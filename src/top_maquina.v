==> flow/design.v <==
`timescale 1ns / 1ps
module mealy_fsm (
    input logic clk, reset,
    input logic [3:0] total,
    input logic vendA, vendB,
    output logic [3:0] cambio
);
    logic [3:0] saldo; 
    always_ff @(posedge clk or posedge reset) begin
        if (reset) begin
            saldo <= 0;
            cambio <= 0;
        end else begin
            if (vendA) begin
                saldo <= total - 2;
                cambio <= total - 2;
            end else if (vendB) begin
                saldo <= total - 3;
                cambio <= total - 3;
            end else begin
                saldo <= total;
                cambio <= 0;
            end
        end
    end
endmodule
`timescale 1ns / 1ps
module moore_fsm (
    input logic clk, reset,
    input logic [1:0] moneda,
    input logic comprarA, comprarB,
    output logic listoA, listoB,
    output logic [3:0] total,
    output logic vendA, vendB
);
    typedef enum logic [2:0] {
        IDLE, WAIT, READY_A, READY_B
    } state_t;
    state_t estado, siguiente;
    logic [3:0] acumulado;
    always_ff @(posedge clk or posedge reset) begin
        if (reset)
            estado <= IDLE;
        else
            estado <= siguiente;
    end
    always_ff @(posedge clk or posedge reset) begin
        if (reset)
            acumulado <= 0;
        else begin
            if ((estado == IDLE || estado == WAIT) && moneda != 0) begin
                case (moneda)
                    2'b01: acumulado <= acumulado + 2;
                    2'b10: acumulado <= acumulado + 3;
                    2'b11: acumulado <= acumulado + 4;
                    default: acumulado <= acumulado;
                endcase
            end else if (vendA || vendB) begin
                acumulado <= acumulado;
            end else begin
                acumulado <= acumulado;
            end
        end
    end
    assign total = acumulado;
    always_comb begin
        siguiente = estado;
        listoA = 0;
        listoB = 0;
        vendA = 0;
        vendB = 0;
        case (estado)
            IDLE: begin
                if (acumulado >= 2)
                    siguiente = WAIT;
                else
                    siguiente = IDLE;
            end
            WAIT: begin
                if (acumulado >= 3 && comprarB) begin
                    vendB = 1;
                    listoB = 1;
                    siguiente = IDLE;
                end else if (acumulado >= 2 && comprarA) begin
                    vendA = 1;
                    listoA = 1;
                    siguiente = IDLE;
                end else begin
                    siguiente = WAIT;
                end
            end
            default: siguiente = IDLE;
        endcase
    end
endmodule
`timescale 1ns / 1ps
module top_maquina (
    input logic clk,
    input logic reset,
    input logic [1:0] moneda,
    input logic comprarA,
    input logic comprarB,
    output logic listoA,
    output logic listoB,
    output logic [3:0] total,
    output logic [3:0] cambio
);
    logic vendA, vendB;
    moore_fsm moore_inst (
        .clk(clk),
        .reset(reset),
        .moneda(moneda),
        .comprarA(comprarA),
        .comprarB(comprarB),
        .listoA(listoA),
        .listoB(listoB),
        .total(total),
        .vendA(vendA),
        .vendB(vendB)
    );
    mealy_fsm mealy_inst (
        .clk(clk),
        .reset(reset),
        .total(total),
        .vendA(vendA),
        .vendB(vendB),
        .cambio(cambio)
    );
endmodule
# Step by step through the tools: top_maquina

What the tools print for top_maquina, step after step.
Line numbers count from 1 in the design file above.
Cell names lack the library's common part.
Not given: --

Top: top_maquina
Clock input: clk
Standard-cell library: sky130hd
Library corner: tt_025C_1v80

# Word level

Yosys after proc, flatten, opt, wreduce and memory -nomap, before mapping. Memory bits, and registers merged into a memory's read port (data or address), are not among the register bits. Print and check cells are not counted. Equal cells are merged and count once.

Equality and inequality tests: 4
Reduce/logical cells: 8
Add/sub/neg operators: 5
Muxes and demuxes: 12
$lt $le $gt $ge: 2

Operator list:

| kind                                                                                 | count |
| 4-bit case mux with 3-bit select                                                     | 1 |
| 4-bit by 2-bit adder with 4-bit output (second input constant)                       | 2 |
| 4-bit by 2-bit subtractor with 4-bit output (second input constant)                  | 2 |
| 4-bit by 2-bit greater-or-equal comparator with 1-bit output (second input constant) | 2 |
| 4-bit two-way mux                                                                    | 2 |
| 1-bit two-way mux                                                                    | 7 |
| 3-bit case mux with 2-bit select                                                     | 1 |
| 2-bit equality test (second input constant)                                          | 2 |
| 4-bit by 3-bit adder with 4-bit output (second input constant)                       | 1 |
| 1-bit logical AND                                                                    | 3 |
| 3-bit by 1-bit equality test with 1-bit output (second input constant)               | 1 |
| 3-bit logical NOT                                                                    | 1 |
| 3-bit nonzero test                                                                   | 1 |
| 3-bit two-way mux                                                                    | 1 |
| 2-bit by 1-bit equality test with 1-bit output (second input constant)               | 1 |
| 2-bit AND reduction                                                                  | 1 |
| 2-bit nonzero test                                                                   | 1 |
| 1-bit logical OR                                                                     | 1 |

Bits of input ports: 6
Output and inout port bits: 10
Elaborated cells: 34
Register bits: 11

# Logic depth

Yosys ltp: most cells in a row. Word level: on the elaborated netlist, between registers, memories and ports. Mapped: between sequential cells and ports; inverters and the memories' decode and read muxes count.

Depth in word-level cells: 6
ABC_AREA: 0
Mapped depth: 7
Mapped depth without buffers: 6

# Netlist

The flow's flattened synthesis, as Yosys stat reports it; memories are mapped. The netlist is that of the ABC_AREA named above (0 if unset); the other value can give another one.

Cell types:

| cell type | count | area in all (um2) |
| dfrtp_1   | 9     | 225.216 |
| ha_1      | 12    | 150.144 |
| inv_1     | 9     | 33.782 |
| dfstp_2   | 1     | 26.275 |
| nand2_1   | 7     | 26.275 |
| a21oi_1   | 5     | 25.024 |
| a221o_1   | 2     | 20.019 |
| and2_1    | 3     | 18.768 |
| xnor2_1   | 2     | 17.517 |
| a21o_1    | 2     | 15.014 |
| nor2_1    | 4     | 15.014 |
| nor2b_1   | 2     | 12.512 |
| or3b_4    | 1     | 11.261 |
| a32o_1    | 1     | 10.01 |
| clkbuf_2  | 2     | 10.01 |
| mux2i_1   | 1     | 10.01 |
| nor3_1    | 2     | 10.01 |
| o211a_2   | 1     | 10.01 |

Not listed: further types 14, cells in them 15.

Mapped flip-flops: 10
Buffer cells: 2
Area of sequential cells: 251.5 um2
Chip area (Yosys): 754.5 um2
Cell count: 81

By module: a second synthesis without flattening, with its own total; a netlist apart from the flattened one above.

Cells (unflattened synthesis): 83
Area total of the unflattened synthesis: 772.0 um2

Each row is one instance without its submodules.

Modules:

| module      | sequential area (um2) | cells | times used | area (um2) |
| moore_fsm   | 151.4                 | 61    | 1          | 549.3 |
| mealy_fsm   | 100.1                 | 22    | 1          | 222.7 |
| top_maquina | 0.0                   | 0     | 1          | 0.0 |

# Timing after synthesis

Source: OpenSTA report_checks on the synthesized netlist (no wires, ideal clock, input and output delay 20% of the period each), path of least setup slack; recovery checks are left aside. Register names are those of the netlist, which keeps one name where synthesis merged equal registers.

Path kind: reg-to-output
From: reg moore_inst.acumulado[0]
To: out listoA
Period: 4.55 ns
Output delay: 0.910 ns
Path delay: 1.526 ns
Arrival: 1.526 ns
Stages on the path: 6
Time at the first pin: 0.000 ns
Path buffers: 0
Required time: 3.640 ns
Slack: 2.114 ns
Period reached after synthesis: 2.436 ns

"path delay" = arrival - input delay + setup time.
A path that ends at an output port has no setup time.
"stages on the path": output pins that drive a net of the path, with the launching flip-flop's if there is one; two outputs of one cell count as two.
"period reached after synthesis" = period - worst setup slack (recovery checks aside). The figure is calculated, with input and output delays left at 20% of the set period.
Between the ends stands the longest chain of elaborated cells between them, by number of cells; it is not shown to be the way that was timed. Of several equally long chains one is given.
Each line given opens the expression or statement behind the cell; cells for indexed reads and writes are added by Yosys, which also makes memories of some case tables.
At most two assigning lines are given for a register; there are more.

Cells stage by stage: dfrtp_1 -> inv_1 -> ha_1 -> or3b_4 -> o211a_2 -> and2_2
Cells in the longest elaborated chain: 5
Elaborated cells between the ends (all ways): 7
Classes of those cells: compare (2); mux (3); reduce/logical (2)

RTL lines, path after synthesis:

| element                                                      | RTL line | RTL |
| from (decl)                                                  | 40       | `logic [3:0] acumulado;` |
| from (assign)                                                | 53       | `2'b01: acumulado <= acumulado + 2;` |
| from (assign)                                                | 54       | `2'b10: acumulado <= acumulado + 3;` |
| 4-bit by 2-bit greater-or-equal comparator with 1-bit output | 84       | `end else if (acumulado >= 2 && comprarA) begin` |
| 1-bit logical AND                                            | 84       |  |
| 1-bit two-way mux                                            | 84       |  |
| 1-bit two-way mux                                            | 80       | `if (acumulado >= 3 && comprarB) begin` |
| 1-bit two-way mux                                            | 72       | `case (estado)` |
| to (decl)                                                    | 103      | `output logic listoA,` |

# Timing after layout

Path of least setup slack in the final report of stored run 1 (OpenROAD, finished layout, wires in). Where an end is a register, its clock arrival counts in the times.

Path kind: reg-to-output
From: reg moore_inst.acumulado[2]
To: out listoA
Time at the first pin: 0.26 ns
Path buffers: 1
Stages on the path: 7
Output delay: 0.38 ns
Arrival: 1.66 ns
Required time: 1.50 ns
Period: 1.88 ns
Slack: -0.15 ns

Between the ends stands the longest chain of elaborated cells between them, by number of cells; it is not shown to be the way that was timed. Of several equally long chains one is given.
At most two assigning lines are given for a register; there are more.

Cells stage by stage: dfrtp_2 -> inv_2 -> ha_4 -> or3b_4 -> o211a_4 -> and2_4 -> buf_6
Cells in the longest elaborated chain: 5
Elaborated cells between the ends (all ways): 7
Classes of those cells: compare (2); mux (3); reduce/logical (2)

RTL lines, path post-layout:

| element                                                      | RTL line | RTL |
| from (decl)                                                  | 40       | `logic [3:0] acumulado;` |
| from (assign)                                                | 53       | `2'b01: acumulado <= acumulado + 2;` |
| from (assign)                                                | 54       | `2'b10: acumulado <= acumulado + 3;` |
| 4-bit by 2-bit greater-or-equal comparator with 1-bit output | 84       | `end else if (acumulado >= 2 && comprarA) begin` |
| 1-bit logical AND                                            | 84       |  |
| 1-bit two-way mux                                            | 84       |  |
| 1-bit two-way mux                                            | 80       | `if (acumulado >= 3 && comprarB) begin` |
| 1-bit two-way mux                                            | 72       | `case (estado)` |
| to (decl)                                                    | 103      | `output logic listoA,` |

Settings and measured results of 2 stored flow runs for module top_maquina (sky130hd), not sorted in any way. The constraints put input and output delay at 20% of the set period each and load the outputs with 0.01 pF.
"period reached" is the run's clock period less its worst setup slack. It is reckoned from that one timing run; input and output delays stay at 20% of the period that was set.
"critical path time" is the time allowed to the run's worst setup path (the clock period less input and output delay, where it has them) less its slack. Clock arrival times count: a late capture clock shortens it, a late launch clock lengthens it.
"overall power" rests on the timing tool's default activity at the inputs, not on a simulated workload.
Among the settings, n/a means not set for that run.

| item                                   | stored run 1  | stored run 2  |
| period_ns                              | 1.88          | 1.81          |
| CAP_MARGIN                             | 20            | 20            |
| CORE_MARGIN                            | 2             | 2             |
| CORE_UTILIZATION                       | 40            | 24            |
| SLEW_MARGIN                            | 20            | 40            |
| PLACE_DENSITY_LB_ADDON                 | n/a           | 0.09          |
| CELL_PAD_IN_SITES_DETAIL_PLACEMENT     | n/a           | 2             |
| GPL_ROUTABILITY_DRIVEN                 | n/a           | 0             |
| CTS_CLUSTER_SIZE                       | n/a           | 86            |
| CTS_CLUSTER_DIAMETER                   | n/a           | 215           |
| MIN_ROUTING_LAYER                      | n/a           | met1          |
| total negative slack (ns)              | -0.195        | -0.636        |
| utilization after routing (%)          | 67.7          | 40.2          |
| overall power (mW)                     | 1.772         | 1.928         |
| worst slack on setup checks (ns)       | -0.152        | -0.251        |
| standard-cell area after routing (um2) | 1182.4        | 1216.2        |
| cell area after synthesis (um2)        | 754.5         | 754.5         |
| critical path time (ns)                | 1.66          | 1.70          |
| critical path kind                     | reg-to-output | reg-to-output |
| total die area (um2)                   | 2249.6        | 3608.4        |
| period reached (ns)                    | 2.032         | 2.061         |
